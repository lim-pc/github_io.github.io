==> flow/design.v <==
`timescale 1ns / 1ps
module axi32_demo #(
        parameter                           datawidth = 32,
        parameter                           addrwidth = 8
    )(
        input   wire                        s_axi_clk_in            ,
        input   wire                        s_axi_reset_n_in        ,
        input   wire [addrwidth-1:0]        s_axi_awaddr_in         ,
        input   wire                        s_axi_awvalid_in        ,
        output  wire                        s_axi_awready_out       ,
        input   wire [datawidth-1:0]        s_axi_wdata_in          ,
        input   wire [datawidth/8-1:0]      s_axi_wstrb_in          ,
        input   wire                        s_axi_wvalid_in         ,
        output  wire                        s_axi_wready_out        ,
        output  wire [1:0]                  s_axi_bresp_out         ,
        output  wire                        s_axi_bvalid_out        ,
        input   wire                        s_axi_bready_in         ,
        input   wire [addrwidth-1:0]        s_axi_araddr_in         ,
        input   wire                        s_axi_arvalid_in        ,
        output  wire                        s_axi_arready_out       ,
        output  wire [datawidth-1:0]        s_axi_rdata_out         ,
        output  wire [1:0]                  s_axi_rresp_out         ,
        output  wire                        s_axi_rvalid_out        ,
        input   wire                        s_axi_rready_in         ,
        output  wire                        control_0_out           ,
        output  wire                        control_1_out           ,
        input   wire                        status_0_in             ,
        input   wire                        status_1_in
    );
    axi32_demo_cell #(
        .datawidth                          (datawidth              ),
        .addrwidth                          (addrwidth              )
    ) axi32_demo_cell_inst (
        .s_axi_clk_in                       (s_axi_clk_in           ),
        .s_axi_reset_n_in                   (s_axi_reset_n_in       ),
        .s_axi_awaddr_in                    (s_axi_awaddr_in        ),
        .s_axi_awvalid_in                   (s_axi_awvalid_in       ),
        .s_axi_awready_out                  (s_axi_awready_out      ),
        .s_axi_wdata_in                     (s_axi_wdata_in         ),
        .s_axi_wstrb_in                     (s_axi_wstrb_in         ),
        .s_axi_wvalid_in                    (s_axi_wvalid_in        ),
        .s_axi_wready_out                   (s_axi_wready_out       ),
        .s_axi_bresp_out                    (s_axi_bresp_out        ),
        .s_axi_bvalid_out                   (s_axi_bvalid_out       ),
        .s_axi_bready_in                    (s_axi_bready_in        ),
        .s_axi_araddr_in                    (s_axi_araddr_in        ),
        .s_axi_arvalid_in                   (s_axi_arvalid_in       ),
        .s_axi_arready_out                  (s_axi_arready_out      ),
        .s_axi_rdata_out                    (s_axi_rdata_out        ),
        .s_axi_rresp_out                    (s_axi_rresp_out        ),
        .s_axi_rvalid_out                   (s_axi_rvalid_out       ),
        .s_axi_rready_in                    (s_axi_rready_in        ),
        .control_0_out                      (control_0_out          ),
        .control_1_out                      (control_1_out          ),
        .status_0_in                        (status_0_in            ),
        .status_1_in                        (status_1_in            )
    );
endmodule
`timescale 1ns / 1ps
module axi32_demo_cell #(
        parameter                           datawidth = 32          ,
        parameter                           addrwidth = 8
    )(
        input   wire                        s_axi_clk_in            ,
        input   wire                        s_axi_reset_n_in        ,
        input   wire [addrwidth-1:0]        s_axi_awaddr_in         ,
        input   wire                        s_axi_awvalid_in        ,
        output  wire                        s_axi_awready_out       ,
        input   wire [datawidth-1:0]        s_axi_wdata_in          ,
        input   wire [datawidth/8-1:0]      s_axi_wstrb_in          ,
        input   wire                        s_axi_wvalid_in         ,
        output  wire                        s_axi_wready_out        ,
        output  wire [1:0]                  s_axi_bresp_out         ,
        output  wire                        s_axi_bvalid_out        ,
        input   wire                        s_axi_bready_in         ,
        input   wire [addrwidth-1:0]        s_axi_araddr_in         ,
        input   wire                        s_axi_arvalid_in        ,
        output  wire                        s_axi_arready_out       ,
        output  wire [datawidth-1:0]        s_axi_rdata_out         ,
        output  wire [1:0]                  s_axi_rresp_out         ,
        output  wire                        s_axi_rvalid_out        ,
        input   wire                        s_axi_rready_in         ,
        output  wire                        control_0_out           ,
        output  wire                        control_1_out           ,
        input   wire                        status_0_in             ,
        input   wire                        status_1_in
    );
    wire [datawidth-1:0]    cbbid_reg   = 32'h54460000  ;    
    reg  [datawidth-1:0]    gc_reg      = 32'h00000000  ;    
    wire [datawidth-1:0]    gs_reg                      ;    
    wire [datawidth-1:0]    s_axi_wr_data               ;
    reg  [addrwidth-1:0]    s_axi_wr_addr       = 'd0   ;
    reg                     s_axi_wr_dready     = 'd0   ;
    reg                     s_axi_wr_aready     = 'd0   ;
    wire [1:0]              s_axi_wr_rsp                ;
    reg                     s_axi_wr_rsp_valid  = 'd0   ;
    reg                     s_axi_wr_addr_error = 'd0   ;
    reg  [datawidth-1:0]    s_axi_rd_data       = 'd0   ;
    reg  [addrwidth-1:0]    s_axi_rd_addr       = 'd0   ;
    reg                     s_axi_rd_aready     = 'd0   ;
    wire [1:0]              s_axi_rd_rsp                ;
    reg                     s_axi_rd_valid      = 'd0   ;
    reg                     s_axi_rd_addr_error = 'd0   ;
    reg  [7:0]              s_axi_wr_delay_cnt  = 'd0   ;
    reg  [7:0]              s_axi_wr_delay_num  = 'd0   ;
    reg  [7:0]              s_axi_rd_delay_cnt  = 'd0   ;
    reg  [7:0]              s_axi_rd_delay_num  = 'd0   ;
    assign s_axi_awready_out    = s_axi_wr_aready;
    assign s_axi_wready_out     = s_axi_wr_dready;
    assign s_axi_arready_out    = s_axi_rd_aready;
    assign s_axi_wr_data        = s_axi_wdata_in;
    assign s_axi_rdata_out      = s_axi_rd_data;
    assign s_axi_wr_rsp         = {s_axi_wr_addr_error, s_axi_wr_addr_error};
    assign s_axi_bresp_out      = s_axi_wr_rsp;
    assign s_axi_bvalid_out     = s_axi_wr_rsp_valid;
    assign s_axi_rd_rsp         = {s_axi_rd_addr_error, s_axi_rd_addr_error};
    assign s_axi_rresp_out      = s_axi_rd_rsp;
    assign s_axi_rvalid_out     = s_axi_rd_valid;
    always @(posedge s_axi_clk_in)
    begin
        if (s_axi_reset_n_in == 1'b0)
        begin
            gc_reg <= 32'h00000000;
            s_axi_wr_addr_error <= 1'b0;
        end
        else
        begin
            if ((s_axi_wvalid_in == 1'b1) && (s_axi_wr_dready == 1'b1))
            begin
                case (s_axi_wr_addr)
                8'h04:
                begin
                    gc_reg[7:0]   <= (s_axi_wstrb_in[0]) ? (s_axi_wr_data[7:0])   : gc_reg[7:0];
                    gc_reg[15:8]  <= (s_axi_wstrb_in[1]) ? (s_axi_wr_data[15:8])  : gc_reg[15:8];
                    gc_reg[23:16] <= (s_axi_wstrb_in[2]) ? (s_axi_wr_data[23:16]) : gc_reg[23:16];
                    gc_reg[31:24] <= (s_axi_wstrb_in[3]) ? (s_axi_wr_data[31:24]) : gc_reg[31:24];
                end
                default:
                begin
                    s_axi_wr_addr_error <= 1'b1;
                end
                endcase
            end
            else
            begin
                gc_reg[31:16] <= 16'd0;
                s_axi_wr_addr_error <= 1'b0;
            end
        end
    end
    always @(posedge s_axi_clk_in)
    begin
        if (s_axi_reset_n_in == 1'b0)
            s_axi_wr_addr <= 'd0;
        else if (s_axi_awvalid_in == 1'b1)
            s_axi_wr_addr <= s_axi_awaddr_in;
        else
            s_axi_wr_addr <= s_axi_wr_addr;
    end
    always @(posedge s_axi_clk_in)
    begin
        if (s_axi_awvalid_in == 1'b1)
            s_axi_wr_aready <= 1'b1;
        else
            s_axi_wr_aready <= 1'b0;
    end
    always @(posedge s_axi_clk_in)
    begin
        if (s_axi_reset_n_in == 1'b0)
            s_axi_wr_delay_num <= 8'd1;
        else if (s_axi_wvalid_in == 1'b1)
        begin
            case(s_axi_wr_addr)
                8'h04:s_axi_wr_delay_num <= 8'd1;
                default:s_axi_wr_delay_num <= 8'd1;
            endcase
        end
        else
            s_axi_wr_delay_num <= 8'd1;
    end
    always @(posedge s_axi_clk_in)
    begin
        if (s_axi_reset_n_in == 1'b0)
            s_axi_wr_delay_cnt <= 8'd0;
        else
        begin
            if ((s_axi_wvalid_in == 1'b1) && (s_axi_wr_delay_cnt < s_axi_wr_delay_num))
                s_axi_wr_delay_cnt <= s_axi_wr_delay_cnt + 1'b1;
            else
                s_axi_wr_delay_cnt <= 8'd0;
        end
    end
    always @(posedge s_axi_clk_in)
    begin
        if ((s_axi_wvalid_in == 1'b1) && (s_axi_wr_delay_cnt >= s_axi_wr_delay_num))
            s_axi_wr_dready <= 1'b1;
        else
            s_axi_wr_dready <= 1'b0;
    end
    always @(posedge s_axi_clk_in)
    begin
        if ((s_axi_wvalid_in == 1'b1) && (s_axi_wr_dready == 1'b1) & (s_axi_bready_in == 1'b1))
            s_axi_wr_rsp_valid <= 1'b1;
        else
            s_axi_wr_rsp_valid <= 1'b0;
    end
    always @(posedge s_axi_clk_in)
    begin
        if (s_axi_reset_n_in == 1'b0)
        begin
            s_axi_rd_data <= 32'h00000000;
            s_axi_rd_addr_error <= 1'b0;
        end
        else
        begin
            if ((s_axi_arvalid_in == 1'b1) && (s_axi_rd_aready == 1'b1))
            begin
                case (s_axi_rd_addr)
                8'h00:s_axi_rd_data <= cbbid_reg;
                8'h04:s_axi_rd_data <= gc_reg;
                8'h08:s_axi_rd_data <= gs_reg;
                default:
                begin
                    s_axi_rd_addr_error <= 1'b1;
                end
                endcase
            end
            else
            begin
                s_axi_rd_data <= s_axi_rd_data;
                s_axi_rd_addr_error <= 1'b0;
            end
        end
    end
    always @(posedge s_axi_clk_in)
    begin
        if (s_axi_reset_n_in == 1'b0)
            s_axi_rd_addr <= 'd0;
        else if (s_axi_arvalid_in == 1'b1)
            s_axi_rd_addr <= s_axi_araddr_in;
        else
            s_axi_rd_addr <= s_axi_rd_addr;
    end
    always @(posedge s_axi_clk_in)
    begin
        if (s_axi_reset_n_in == 1'b0)
            s_axi_rd_delay_num <= 8'd1;
        else if (s_axi_arvalid_in == 1'b1)
        begin
            case(s_axi_rd_addr)
                8'h08:s_axi_rd_delay_num <= 8'd4;
                default:s_axi_rd_delay_num <= 8'd0;
            endcase
        end
        else
            s_axi_rd_delay_num <= 8'd1;
    end
    always @(posedge s_axi_clk_in)
    begin
        if (s_axi_reset_n_in == 1'b0)
            s_axi_rd_delay_cnt <= 8'd0;
        else
        begin
            if ((s_axi_arvalid_in == 1'b1) && (s_axi_rd_delay_cnt < s_axi_wr_delay_num))
                s_axi_rd_delay_cnt <= s_axi_rd_delay_cnt + 1'b1;
            else
                s_axi_rd_delay_cnt <= 8'd0;
        end
    end
    always @(posedge s_axi_clk_in)
    begin
        if ((s_axi_arvalid_in == 1'b1) && (s_axi_rd_delay_cnt >= s_axi_wr_delay_num))
            s_axi_rd_aready <= 1'b1;
        else
            s_axi_rd_aready <= 1'b0;
    end
    always @(posedge s_axi_clk_in)
    begin
        if ((s_axi_arvalid_in == 1'b1) && (s_axi_rd_aready == 1'b1) && (s_axi_rready_in == 1'b1))
            s_axi_rd_valid <= 1'b1;
        else
            s_axi_rd_valid <= 1'b0;
    end
    assign control_0_out = gc_reg[0];
    assign control_1_out = gc_reg[1];
    assign gs_reg[0] = status_0_in;
    assign gs_reg[1] = status_1_in;
endmodule
**Tool chain data of axi32_demo**

Tool output for the design above, in the order of the flow.
Line numbers count from 1 in the design file above.
Not given: n/a

- Top: axi32_demo
- Clock input: s_axi_clk_in
- Cell library: sky130hd
- Corner: tt_025C_1v80

**Word-level counts**

Source: Yosys, flattened and elaborated, memories not mapped. Widths are those after wreduce. Registers that Yosys merges into a memory's read port (data or address) are not register bits. Print and check cells do not count.

- Add/subtract/negate cells: 2
- $mul: 0
- Div/mod/pow operators: 0
- $lt $le $gt $ge: 4
- Eq/ne operators: 3
- Shift-type cells: 0
- Muxes and demuxes: 6
- Bitwise gates (word level): 1
- Reductions and logical operators: 20

Operators with widths:

| operator | count |
|---|---|
| case mux 32 bit (select 3 bit) | 1 |
| adder 8 x 1 -> 8 bit with constant B | 2 |
| >= comparator 8 x 1 -> 1 bit | 2 |
| less-than comparator 8 x 1 -> 1 bit | 2 |
| == test 8 x 3 -> 1 bit with constant B | 2 |
| AND reduction 2 bit | 7 |
| logical AND 1 bit | 8 |
| == test 8 x 4 -> 1 bit with constant B | 1 |
| logical NOT 8 bit | 1 |
| AND reduction 3 bit | 2 |
| 2-to-1 mux 1 bit | 5 |
| nonzero test 3 bit | 1 |
| OR reduction 3 bit | 1 |
| AND 1 bit | 1 |

- Flip-flop bits (word level): 104
- Latch bits: 0
- RAM bits: 0
- Memory bits (read-only): 0
- Word width x clocked read ports: 0
- Memory cells: 0
- Bits of input ports: 61
- Output and inout bits: 43
- Word-level cells: 53

**Depth**

Yosys ltp: most cells in a row. Word level: on the elaborated netlist, between registers, memories and ports. Mapped: between sequential cells and ports; inverters and the memories' decode and read muxes count.

- Depth in word-level cells: 3
- ABC_AREA: 0
- Mapped depth: 5
- Gate-level depth less buffers: 5

**After synthesis**

Yosys stat after the flow's synthesis: flattened, memories mapped to cells. It holds for the ABC_AREA given above (unset counts as 0); a run with the other value may have another netlist.
The area totals of this step are shown rounded.

- Cells in the netlist: 418
- Cell area after synthesis: 4180 um^2
- Mapped flip-flops: 104

Cells by type:

| cell | count | area in all (um^2) |
|---|---|---|
| sky130_fd_sc_hd__dfxtp_1 | 104 | 2.08E+03 |
| sky130_fd_sc_hd__mux2i_1 | 56 | 560.538 |
| sky130_fd_sc_hd__nand4_1 | 42 | 262.752 |
| sky130_fd_sc_hd__nand2_1 | 58 | 217.709 |
| sky130_fd_sc_hd__o31ai_1 | 18 | 135.13 |
| sky130_fd_sc_hd__nor2b_1 | 18 | 112.608 |
| sky130_fd_sc_hd__a21boi_0 | 11 | 82.579 |
| sky130_fd_sc_hd__clkbuf_1 | 21 | 78.826 |
| sky130_fd_sc_hd__o221a_1 | 6 | 67.565 |
| sky130_fd_sc_hd__and3_1 | 9 | 56.304 |
| sky130_fd_sc_hd__buf_4 | 7 | 52.55 |
| sky130_fd_sc_hd__ha_1 | 4 | 50.048 |
| sky130_fd_sc_hd__buf_2 | 9 | 45.043 |
| sky130_fd_sc_hd__a21boi_1 | 5 | 37.536 |
| sky130_fd_sc_hd__nor2_1 | 8 | 30.029 |
| sky130_fd_sc_hd__nor4b_1 | 3 | 26.275 |
| sky130_fd_sc_hd__xnor2_1 | 3 | 26.275 |
| sky130_fd_sc_hd__inv_1 | 6 | 22.522 |

Other cell types: 20; their cells: 30.
The figures by module come from a second, unflattened synthesis with its own total; it is not the netlist above.

- Cells (unflattened synthesis): 424
- Area total of the unflattened synthesis: 4310 um^2

Each row is one instance without its submodules.

Modules:

| module | instances | cells | area (um^2) |
|---|---|---|---|
| axi32_demo_cell | 1 | 424 | 4310 |
| axi32_demo | 1 | 0 | 0.0 |

**Timing after synthesis**

OpenSTA on the mapped netlist: ideal clock, no wires. The path of least setup slack (recovery checks aside). Input and output delay are each 20% of the period. Register names are those of the netlist, which keeps one name where synthesis merged equal registers.

- Path type: register to register
- Start: reg axi32_demo_cell_inst.s_axi_rd_aready
- End: reg axi32_demo_cell_inst.s_axi_rd_data[17]
- Period: 1820 ps
- Launch time at the first pin: 0 ps
- Arrival time: 1632 ps
- Data required time: 1701 ps
- Slack: 70 ps
- Delay of the path: 1751 ps
- Driving pins on the path: 5
- Synthesis period reached: 1750 ps

"delay of the path" is the arrival time less input delay plus setup time.
"driving pins on the path" counts driving pins, that of a launching flip-flop among them; a cell with two outputs on the path counts twice.
"synthesis period reached" is the clock period less the worst setup slack; recovery checks do not enter. This is arithmetic on one report: input and output delays are still those of the set period (20% each).
The rows between start and end are the longest chain of elaborated cells between them; the timing report does not say that the signal goes this way. Where chains are equally long, one stands for them.
Each line given opens the expression or statement behind the cell; cells for indexed reads and writes are added by Yosys, which also makes memories of some case tables.
At most two assigning lines are given for a register; there are more.

- Cells stage by stage: sky130_fd_sc_hd__dfxtp_1 -> sky130_fd_sc_hd__or4bb_1 -> sky130_fd_sc_hd__or3_1 -> sky130_fd_sc_hd__buf_2 -> sky130_fd_sc_hd__o221a_1
- Cells in the longest elaborated chain: 2
- Elaborated cells on any way between the ends: 2

RTL lines, path post-synthesis:

| item | line | text |
|---|---|---|
| start: declaration | 100 | `reg                     s_axi_rd_aready     = 'd0   ;` |
| start: assignment | 273 | `s_axi_rd_aready <= 1'b1;` |
| start: assignment | 275 | `s_axi_rd_aready <= 1'b0;` |
| logical AND 1 bit | 216 | `if ((s_axi_arvalid_in == 1'b1) && (s_axi_rd_aready == 1'b1))` |
| AND reduction 2 bit | n/a |  |
| end: assignment | 219 | `8'h00:s_axi_rd_data <= cbbid_reg;` |
| end: assignment | 220 | `8'h04:s_axi_rd_data <= gc_reg;` |
| end: declaration | 98 | `reg  [datawidth-1:0]    s_axi_rd_data       = 'd0   ;` |

**Timing after layout**

Path of least setup slack in the final report of run A (OpenROAD, finished layout, wires in). Where an end is a register, its clock arrival counts in the times.
The report prints the path's times to 10 ps; the period is as set.

- Path type: input to register
- Start: in s_axi_arvalid_in
- End: reg axi32_demo_cell_inst.s_axi_rd_data[9]
- Period: 2890 ps
- Input delay: 580 ps
- Launch time at the first pin: 580 ps
- Arrival time: 2390 ps
- Data required time: 3180 ps
- Slack: 800 ps
- Driving pins on the path: 5

The rows between start and end are the longest chain of elaborated cells between them; the timing report does not say that the signal goes this way. Where chains are equally long, one stands for them.
At most two assigning lines are given for a register; there are more.

- Cells stage by stage: sky130_fd_sc_hd__clkdlybuf4s50_1 -> sky130_fd_sc_hd__or4bb_1 -> sky130_fd_sc_hd__nor3_4 -> sky130_fd_sc_hd__buf_12 -> sky130_fd_sc_hd__mux2i_1
- Cells in the longest elaborated chain: 2
- Elaborated cells on any way between the ends: 2

RTL lines, path after layout:

| item | line | text |
|---|---|---|
| start: declaration | 19 | `input   wire                        s_axi_arvalid_in        ,` |
| logical AND 1 bit | 216 | `if ((s_axi_arvalid_in == 1'b1) && (s_axi_rd_aready == 1'b1))` |
| AND reduction 2 bit | n/a |  |
| end: assignment | 219 | `8'h00:s_axi_rd_data <= cbbid_reg;` |
| end: assignment | 220 | `8'h04:s_axi_rd_data <= gc_reg;` |
| end: declaration | 98 | `reg  [datawidth-1:0]    s_axi_rd_data       = 'd0   ;` |

Lab notebook: axi32_demo

Record of 2 stored runs of the RTL-to-layout flow on axi32_demo, platform sky130hd. The runs are unordered. Constraints: input delay and output delay 20% of the set period each, output load 0.01 pF.
"reached clock period" is the run's clock period less its worst setup slack. It is reckoned from that one timing run; input and output delays stay at 20% of the period that was set.
"critical setup path time" means the part of the period allowed to the worst setup path (the constraints hold back 20% at inputs and 20% at outputs) less its slack; where the path has registers, the arrival times of their clocks count too.
By "total power after layout" is meant OpenSTA's value without simulated activity: inputs other than the clock are taken to toggle once in ten clock periods, and the tool carries that through the logic.
"critical setup path time" is given in steps of 10 ps.
The results are shown rounded.
Settings: . = not set for that run.

| item | run A | run B |
|---|---|---|
| period_ns | 2.89 | 1.84 |
| CORE_UTILIZATION | 60 | 40 |
| SETUP_SLACK_MARGIN | 0.46 | 0.03 |
| PLACE_DENSITY_LB_ADDON | 0.25 | . |
| CELL_PAD_IN_SITES_GLOBAL_PLACEMENT | 0 | . |
| TNS_END_PERCENT | 45 | . |
| GPL_ROUTABILITY_DRIVEN | 0 | . |
| CTS_CLUSTER_SIZE | 92 | . |
| MIN_ROUTING_LAYER | met2 | . |
| MAX_ROUTING_LAYER | met4 | . |
| CAP_MARGIN | 20 | 20 |
| CORE_MARGIN | 2 | 2 |
| SLEW_MARGIN | 20 | 20 |
| total power after layout (mW) | 2.62 | 4.28 |
| mapped cell area after synthesis (um^2) | 4180 | 4180 |
| post-route setup TNS (ps) | 0 | 0 |
| die size (um^2) | 7640 | 11300 |
| reached clock period (ps) | 2093 | 1788 |
| utilization after routing (%) | 80.2 | 56.3 |
| lowest setup slack (ps) | 797 | 52 |
| standard-cell area of the final layout (um^2) | 5420 | 5760 |
| final worst hold slack (ps) | 466 | 416 |
| critical setup path time (ps) | 1510 | 1790 |
| critical path kind | input to register | register to register |
