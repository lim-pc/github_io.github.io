==> flow/design.v <==
`timescale 1ns / 1ps
module bus32_demo #(
        parameter                           datawidth = 32          ,
        parameter                           addrwidth = 8
    )(
        input   wire                        clock_in                ,
        input   wire                        reset_in                ,
        input   wire [31:0]                 epc_addr_in             ,
        output  wire [31:0]                 epc_data_out            ,
        input   wire [31:0]                 epc_data_in             ,
        input   wire [3:0]                  epc_be_in               ,
        input   wire                        epc_cs_n_in             ,
        input   wire                        epc_wr_n_in             ,
        input   wire                        epc_rd_n_in             ,
        output  wire                        epc_rdy_out             ,
        output  wire                        control_0_out           ,
        output  wire                        control_1_out           ,
        input   wire                        status_0_in             ,
        input   wire                        status_1_in
    );
    bus32_demo_cell #(
        .datawidth                          (datawidth              ),
        .addrwidth                          (addrwidth              )
    ) bus32_demo_cell_inst (
        .clock_in                           (clock_in               ),
        .reset_in                           (reset_in               ),
        .epc_addr_in                        (epc_addr_in            ),
        .epc_data_out                       (epc_data_out           ),
        .epc_data_in                        (epc_data_in            ),
        .epc_be_in                          (epc_be_in              ),
        .epc_cs_n_in                        (epc_cs_n_in            ),
        .epc_wr_n_in                        (epc_wr_n_in            ),
        .epc_rd_n_in                        (epc_rd_n_in            ),
        .epc_rdy_out                        (epc_rdy_out            ),
        .control_0_out                      (control_0_out          ),
        .control_1_out                      (control_1_out          ),
        .status_0_in                        (status_0_in            ),
        .status_1_in                        (status_1_in            )
    );
endmodule
`timescale 1ns / 1ps
module bus32_demo_cell #(
        parameter                           datawidth = 32          ,
        parameter                           addrwidth = 8
    )(
        input   wire                        clock_in                ,
        input   wire                        reset_in                ,
        input   wire [addrwidth-1:0]        epc_addr_in             ,
        output  wire [datawidth-1:0]        epc_data_out            ,
        input   wire [datawidth-1:0]        epc_data_in             ,
        input   wire [datawidth/8-1:0]      epc_be_in               ,
        input   wire                        epc_cs_n_in             ,
        input   wire                        epc_wr_n_in             ,
        input   wire                        epc_rd_n_in             ,
        output  wire                        epc_rdy_out             ,
        output  wire                        control_0_out           ,
        output  wire                        control_1_out           ,
        input   wire                        status_0_in             ,
        input   wire                        status_1_in
    );
    wire [datawidth-1:0]    cbbid_reg   = 32'h54460001;      
    reg  [datawidth-1:0]    gc_reg      = 32'h00000000;      
    wire [datawidth-1:0]    gs_reg                    ;      
    reg  [addrwidth-1:0]    read_data_reg = 'd0 ;
    reg  [7:0]              read_wait_cnt = 'd0 ;
    reg  [7:0]              read_wait_num = 'd0 ;
    reg  [7:0]              write_wait_cnt = 'd0;
    reg  [7:0]              write_wait_num = 'd0;
    wire                    epc_write_busy      ;
    wire                    epc_read_busy       ;
    wire                    epc_rdy             ;
    wire                    read_status         ;
    wire                    write_status        ;
    assign read_status = (epc_cs_n_in == 1'b0) && (epc_wr_n_in == 1'b1) && (epc_rd_n_in == 1'b0);
    assign write_status = (epc_cs_n_in == 1'b0) && (epc_wr_n_in == 1'b0) && (epc_rd_n_in == 1'b1);
    assign epc_data_out = read_data_reg;
    assign epc_rdy_out = epc_rdy;
    assign epc_rdy = epc_write_busy | epc_read_busy;
    always @(posedge clock_in)
    begin
        if (reset_in == 1'b1)
        begin
            gc_reg <= 32'd0;
        end
        else
        begin
            if ((write_status == 1'b1) && (write_wait_cnt >= write_wait_num))
            begin
                case (epc_addr_in[7:0])
                8'h04:
                begin
                    gc_reg[7:0]   <= (epc_be_in[0]) ? (epc_data_in[7:0])   : gc_reg[7:0];
                    gc_reg[15:8]  <= (epc_be_in[1]) ? (epc_data_in[15:8])  : gc_reg[15:8];
                    gc_reg[23:16] <= (epc_be_in[2]) ? (epc_data_in[23:16]) : gc_reg[23:16];
                    gc_reg[31:24] <= (epc_be_in[3]) ? (epc_data_in[31:24]) : gc_reg[31:24];
                end
                endcase
            end
            else
            begin
                gc_reg[0] <= 1'b0;
            end
        end
    end
    always @(posedge clock_in)
    begin
        if (reset_in == 1'b1)
            write_wait_num <= 'd1;
        else
        begin
            if (read_status == 1'b1)
            begin
                case (epc_addr_in[7:0])
                    8'h04: write_wait_num <= 8'd0;
                    default: write_wait_num <= 'd0;
                endcase
            end
            else
                write_wait_num  <= 'd1;
        end
    end
    always @(posedge clock_in)
    begin
        if (reset_in == 1'b1)
            write_wait_cnt <= 'd0;
        else
        begin
            if (read_status == 1'b1)
            begin
                if (write_wait_cnt < write_wait_num)
                    write_wait_cnt <= write_wait_cnt + 1'b1;
                else
                    write_wait_cnt <= write_wait_cnt;
            end
            else
                write_wait_cnt <= 'd0;
        end
    end
    assign epc_write_busy = ((write_status == 1'b1) && (write_wait_cnt >= write_wait_num));
    always @(posedge clock_in)
    begin
        if (reset_in == 1'b1)
            read_data_reg <= 32'd0;
        else
        begin
            if ((read_status == 1'b1) && (read_wait_cnt >= read_wait_num))
            begin
                case (epc_addr_in[7:0])
                8'h00:read_data_reg <= cbbid_reg;
                8'h04:read_data_reg <= gc_reg;
                8'h08:read_data_reg <= gs_reg;
                endcase
            end
            else
                read_data_reg <= read_data_reg;
        end
    end
    always @(posedge clock_in)
    begin
        if (reset_in == 1'b1)
            read_wait_num <= 'd1;
        else
        begin
            if (read_status == 1'b1)
            begin
                case (epc_addr_in[7:0])
                    8'h08: read_wait_num <= 8'd3;
                    default: read_wait_num <= 'd1;
                endcase
            end
            else
                read_wait_num  <= 'd1;
        end
    end
    always @(posedge clock_in)
    begin
        if (reset_in == 1'b1)
            read_wait_cnt <= 'd0;
        else
        begin
            if (read_status == 1'b1)
            begin
                if (read_wait_cnt < read_wait_num)
                    read_wait_cnt <= read_wait_cnt + 1'b1;
                else
                    read_wait_cnt <= read_wait_cnt;
            end
            else
                read_wait_cnt <= 'd0;
        end
    end
    assign epc_read_busy = (read_status == 1'b1) & (read_wait_cnt >= read_wait_num);
    assign control_0_out = gc_reg[0];
    assign control_1_out = gc_reg[1];
    assign gs_reg[0] = status_0_in;
    assign gs_reg[1] = status_1_in;
endmodule
[From RTL to reports: bus32_demo]
What the tools print for bus32_demo, step after step.
Line numbers count from 1 in the design file above.
Operators: Yosys type, input widths -> output width; for muxes data width and select width s.
Cell names lack the library's common part.
The mark n/a stands for no value.
Inputs
  design top: bus32_demo
  clock input: clock_in
  cell library: sky130hd
  timing corner: tt_025C_1v80

[Word level]
Counts by Yosys on the flattened word-level netlist (proc, flatten, opt, wreduce; memories kept). Register bits leave out memories and registers merged into their read ports (data or address). Print and check cells are left out. Cells with the same type and inputs are merged into one.
Bit counts
  flip-flop bits (word level): 48
  latch bits: 0
  memory bits (writable): 0
  bits in read-only memories: 0
  word width x clocked read ports: 0
  memories: 0
  bits of input ports: 75
  output and inout bits: 35
  word-level cells: 38
Operators by class
  add/subtract/negate cells: 2
  multipliers: 0
  div/mod/pow operators: 0
  magnitude comparators: 4
  equality and inequality tests: 2
  shift operators: 0
  mux-type cells: 3
  bitwise logic cells: 7
  reduce/logical cells: 13
Operators by type and width (count)
  $pmux 8 s3: 1
  $add 8x1->8 const B: 2
  $ge 8x8->1: 2
  $lt 8x8->1: 2
  $eq 8x3->1 const B: 1
  $eq 8x4->1 const B: 1
  $logic_not 8->1: 1
  $logic_and 1x1->1: 6
  $not 1->1: 5
  $reduce_and 2->1: 2
  $reduce_or 2->1: 2
  $reduce_and 3->1: 1
  $reduce_bool 3->1: 1
  $mux 2: 1
  $and 1x1->1: 1
  $or 1x1->1: 1
  $mux 1: 1

[Logic depth]
Longest topological path by Yosys (ltp), each cell counted once; first at word level (registers and memories cut), then after technology mapping (sequential cells cut; the memories' decode and read muxes count).
Depth
  word-level depth: 6
  ABC_AREA: 1
  depth in mapped cells: 13
  mapped depth without buffers: 12

[Synthesis result]
Source: synth_stat.txt of the flow (Yosys; design flattened, memories mapped). It holds for the ABC_AREA given above (unset counts as 0); a run with the other value may have another netlist.
Synthesis totals
  standard cells after synthesis: 253
  mapped area: 1799.2 um2
  sequential part of the area: 700.7 um2
  flip-flops: 35
  buffer cells: 28
Cell types
  dfxtp_1: count 35, total area 700.672 um2
  nor2_1: count 59, total area 221.462 um2
  buf_4: count 24, total area 180.173 um2
  nand2_1: count 48, total area 180.173 um2
  inv_1: count 44, total area 165.158 um2
  ha_1: count 5, total area 62.56 um2
  nand3_1: count 9, total area 45.043 um2
  buf_6: count 2, total area 22.522 um2
  nor2_4: count 2, total area 22.522 um2
  a21oi_1: count 4, total area 20.019 um2
  nor2_8: count 1, total area 20.019 um2
  nor3_2: count 2, total area 20.019 um2
  nand3_4: count 1, total area 17.517 um2
  nor3_4: count 1, total area 16.266 um2
  a31oi_1: count 2, total area 12.512 um2
  nor2_2: count 2, total area 12.512 um2
  nand2_4: count 1, total area 11.261 um2
  nand3_2: count 1, total area 10.01 um2
Not listed: further types 9, cells in them 10.

[Worst setup path after synthesis]
Source: OpenSTA report_checks on the synthesized netlist (no wires, ideal clock, input and output delay 20% of the period each), path of least setup slack; recovery checks are left aside. Register names are those of the netlist, which keeps one name where synthesis merged equal registers.
Timing post-synthesis
  path kind: register to output
  start point: register bus32_demo_cell_inst.read_wait_num[1]
  end point: output epc_rdy_out
  clock period: 2.44 ns
  output delay: 0.488 ns
  time at the first pin: 0.000 ns
  arrival time: 1.163 ns
  data required time: 1.952 ns
  setup slack: 0.789 ns
  path delay: 1.163 ns
  stages: 9
  path buffers: 0
  period reached after synthesis: 1.651 ns
"path delay" = arrival - input delay + setup time.
At an output port there is no setup time.
"stages": output pins that drive a net of the path, with the launching flip-flop's if there is one; two outputs of one cell count as two.
"period reached after synthesis" is the clock period less the worst setup slack; recovery checks do not enter. This is arithmetic on one report: input and output delays are still those of the set period (20% each).
Between the ends stands the longest chain of elaborated cells between them, by number of cells; it is not shown to be the way that was timed. Of several equally long chains one is given.
A line is the first line of the expression or statement that the cell stems from. Yosys adds cells for indexed reads and writes and turns some case tables into memories.
At most two assigning lines are given for a register; there are more.
On the way, post-synthesis
  cells stage by stage: dfxtp_1 > inv_1 > ha_1 > inv_1 > nor2_1 > nor2_1 > nand3_1 > nand2_1 > nand2_1
  length of the longest elaborated chain: 3
  elaborated cells on any way between the ends: 3
  classes of those cells: compare (1); logic (2)
RTL lines, path post-synthesis
  start: declaration: RTL line 66  | reg  [7:0]              read_wait_num = 'd0 ;
  start: assignment: RTL line 161  | read_wait_num <= 'd1;
  start: assignment: RTL line 167  | 8'h08: read_wait_num <= 8'd3;
  $ge 8x8->1: RTL line 192  | assign epc_read_busy = (read_status == 1'b1) & (read_wait_cnt >= read_wait_num);
  $and 1x1->1: RTL line 192
  $or 1x1->1: RTL line 78  | assign epc_rdy = epc_write_busy | epc_read_busy;
  end: declaration: RTL line 15  | output  wire                        epc_rdy_out             ,

[Worst path after layout]
Path of least setup slack in the final report of flow run 1 (OpenROAD, finished layout, wires in). Where an end is a register, its clock arrival counts in the times.
Timing after layout
  path kind: register to output
  start point: register bus32_demo_cell_inst.read_wait_cnt[1]
  end point: output epc_rdy_out
  clock period: 2.52 ns
  output delay: 0.50 ns
  time at the first pin: 0.29 ns
  arrival time: 1.47 ns
  data required time: 2.02 ns
  setup slack: 0.54 ns
  stages: 9
  path buffers: 1
Between the ends stands the longest chain of elaborated cells between them, by number of cells; it is not shown to be the way that was timed. Of several equally long chains one is given.
At most two assigning lines are given for a register; there are more.
On the way, after layout
  cells stage by stage: dfxtp_2 > ha_4 > inv_2 > nor2_1 > nor2_2 > nand3_2 > nand2_2 > nand2_2 > buf_6
  length of the longest elaborated chain: 3
  elaborated cells on any way between the ends: 3
  classes of those cells: compare (1); logic (2)
RTL lines, path after layout
  start: declaration: RTL line 65  | reg  [7:0]              read_wait_cnt = 'd0 ;
  start: assignment: RTL line 184  | read_wait_cnt <= read_wait_cnt + 1'b1;
  start: assignment: RTL line 186  | read_wait_cnt <= read_wait_cnt;
  $ge 8x8->1: RTL line 192  | assign epc_read_busy = (read_status == 1'b1) & (read_wait_cnt >= read_wait_num);
  $and 1x1->1: RTL line 192
  $or 1x1->1: RTL line 78  | assign epc_rdy = epc_write_busy | epc_read_busy;
  end: declaration: RTL line 15  | output  wire                        epc_rdy_out             ,

Hand-over note for bus32_demo

Measured data: module bus32_demo, platform sky130hd, 2 stored runs of the flow under differing settings, order arbitrary. Input and output delays are each 20% of the period that was set; the output load is 0.01 pF.
"achieved clock period (ns)" means the clock period less the worst setup slack. The figure is calculated, with input and output delays left at 20% of the set period.
"worst setup path time (ns)" means the part of the period allowed to the worst setup path (the constraints hold back 20% at inputs and 20% at outputs) less its slack; where the path has registers, the arrival times of their clocks count too.
"finish__power__total": no workload was simulated; the value follows from the tool's default switching activity.

Flow files of flow run 1
==> flow/run.sh <==
#!/bin/bash
# the make line also repeats the synthesis and layout settings of config.mk as NAME=value (left out here)
make -C /OpenROAD-flow-scripts/flow DESIGN_CONFIG=/design/flow/config.mk WORK_HOME=/design/flow/orfs CLKGATE_MAP_FILE= finish
==> flow/config.mk <==
export PLATFORM = sky130hd
export DESIGN_NAME = bus32_demo
export DESIGN_NICKNAME = bus32_demo
export VERILOG_FILES = /design/flow/design.v
export SDC_FILE = /design/flow/constraint.sdc
export NUM_CORES = 4
export LEC_CHECK = 0
export ABC_AREA = 1
export CAP_MARGIN = 35
export CELL_PAD_IN_SITES_DETAIL_PLACEMENT = 0
export CELL_PAD_IN_SITES_GLOBAL_PLACEMENT = 0
export CORE_MARGIN = 2
export CORE_UTILIZATION = 40
export GPL_ROUTABILITY_DRIVEN = 1
export GPL_TIMING_DRIVEN = 1
export PLACE_DENSITY_LB_ADDON = 0.18
export SETUP_SLACK_MARGIN = 0.68
export SLEW_MARGIN = 40
export TNS_END_PERCENT = 30
==> flow/constraint.sdc <==
create_clock -name core_clock -period 2.52 [get_ports {clock_in}]
set_input_delay 0.5040 -clock core_clock [delete_from_list [all_inputs] [get_ports {clock_in}]]
set_output_delay 0.5040 -clock core_clock [all_outputs]
set_load 0.01 [all_outputs]

report of flow run 1
yosys chip area after synthesis (um^2): 1799.2
finish__design__die__area: 5050.2
finish__design__instance__area__stdcell: 2387.3
finish__design__instance__utilization: 0.5483
finish__timing__setup__ws: 0.542
finish__timing__setup__tns: 0.000
finish__timing__hold__ws: 0.428
finish__power__total: 1.205e-03
achieved clock period (ns): 1.978
worst setup path time (ns): 1.47
worst setup path kind: register to output

Flow files of flow run 2
==> flow/run.sh <==
#!/bin/bash
# the make line also repeats the synthesis and layout settings of config.mk as NAME=value (left out here)
make -C /OpenROAD-flow-scripts/flow DESIGN_CONFIG=/design/flow/config.mk WORK_HOME=/design/flow/orfs CLKGATE_MAP_FILE= finish
==> flow/config.mk <==
export PLATFORM = sky130hd
export DESIGN_NAME = bus32_demo
export DESIGN_NICKNAME = bus32_demo
export VERILOG_FILES = /design/flow/design.v
export SDC_FILE = /design/flow/constraint.sdc
export NUM_CORES = 4
export LEC_CHECK = 0
export ABC_AREA = 1
export CAP_MARGIN = 20
export CELL_PAD_IN_SITES_GLOBAL_PLACEMENT = 3
export CORE_ASPECT_RATIO = 1.62
export CORE_MARGIN = 2
export CORE_UTILIZATION = 35
export CTS_CLUSTER_DIAMETER = 260
export GPL_ROUTABILITY_DRIVEN = 0
export GPL_TIMING_DRIVEN = 1
export PLACE_DENSITY_LB_ADDON = 0.27
export SETUP_SLACK_MARGIN = 0.41
export SLEW_MARGIN = 40
==> flow/constraint.sdc <==
create_clock -name core_clock -period 2.22 [get_ports {clock_in}]
set_input_delay 0.4440 -clock core_clock [delete_from_list [all_inputs] [get_ports {clock_in}]]
set_output_delay 0.4440 -clock core_clock [all_outputs]
set_load 0.01 [all_outputs]

report of flow run 2
yosys chip area after synthesis (um^2): 1799.2
finish__design__die__area: 5746.7
finish__design__instance__area__stdcell: 2302.2
finish__design__instance__utilization: 0.4608
finish__timing__setup__ws: 0.306
finish__timing__setup__tns: 0.000
finish__timing__hold__ws: 0.426
finish__power__total: 1.199e-03
achieved clock period (ns): 1.914
worst setup path time (ns): 1.47
worst setup path kind: register to output

End of note.
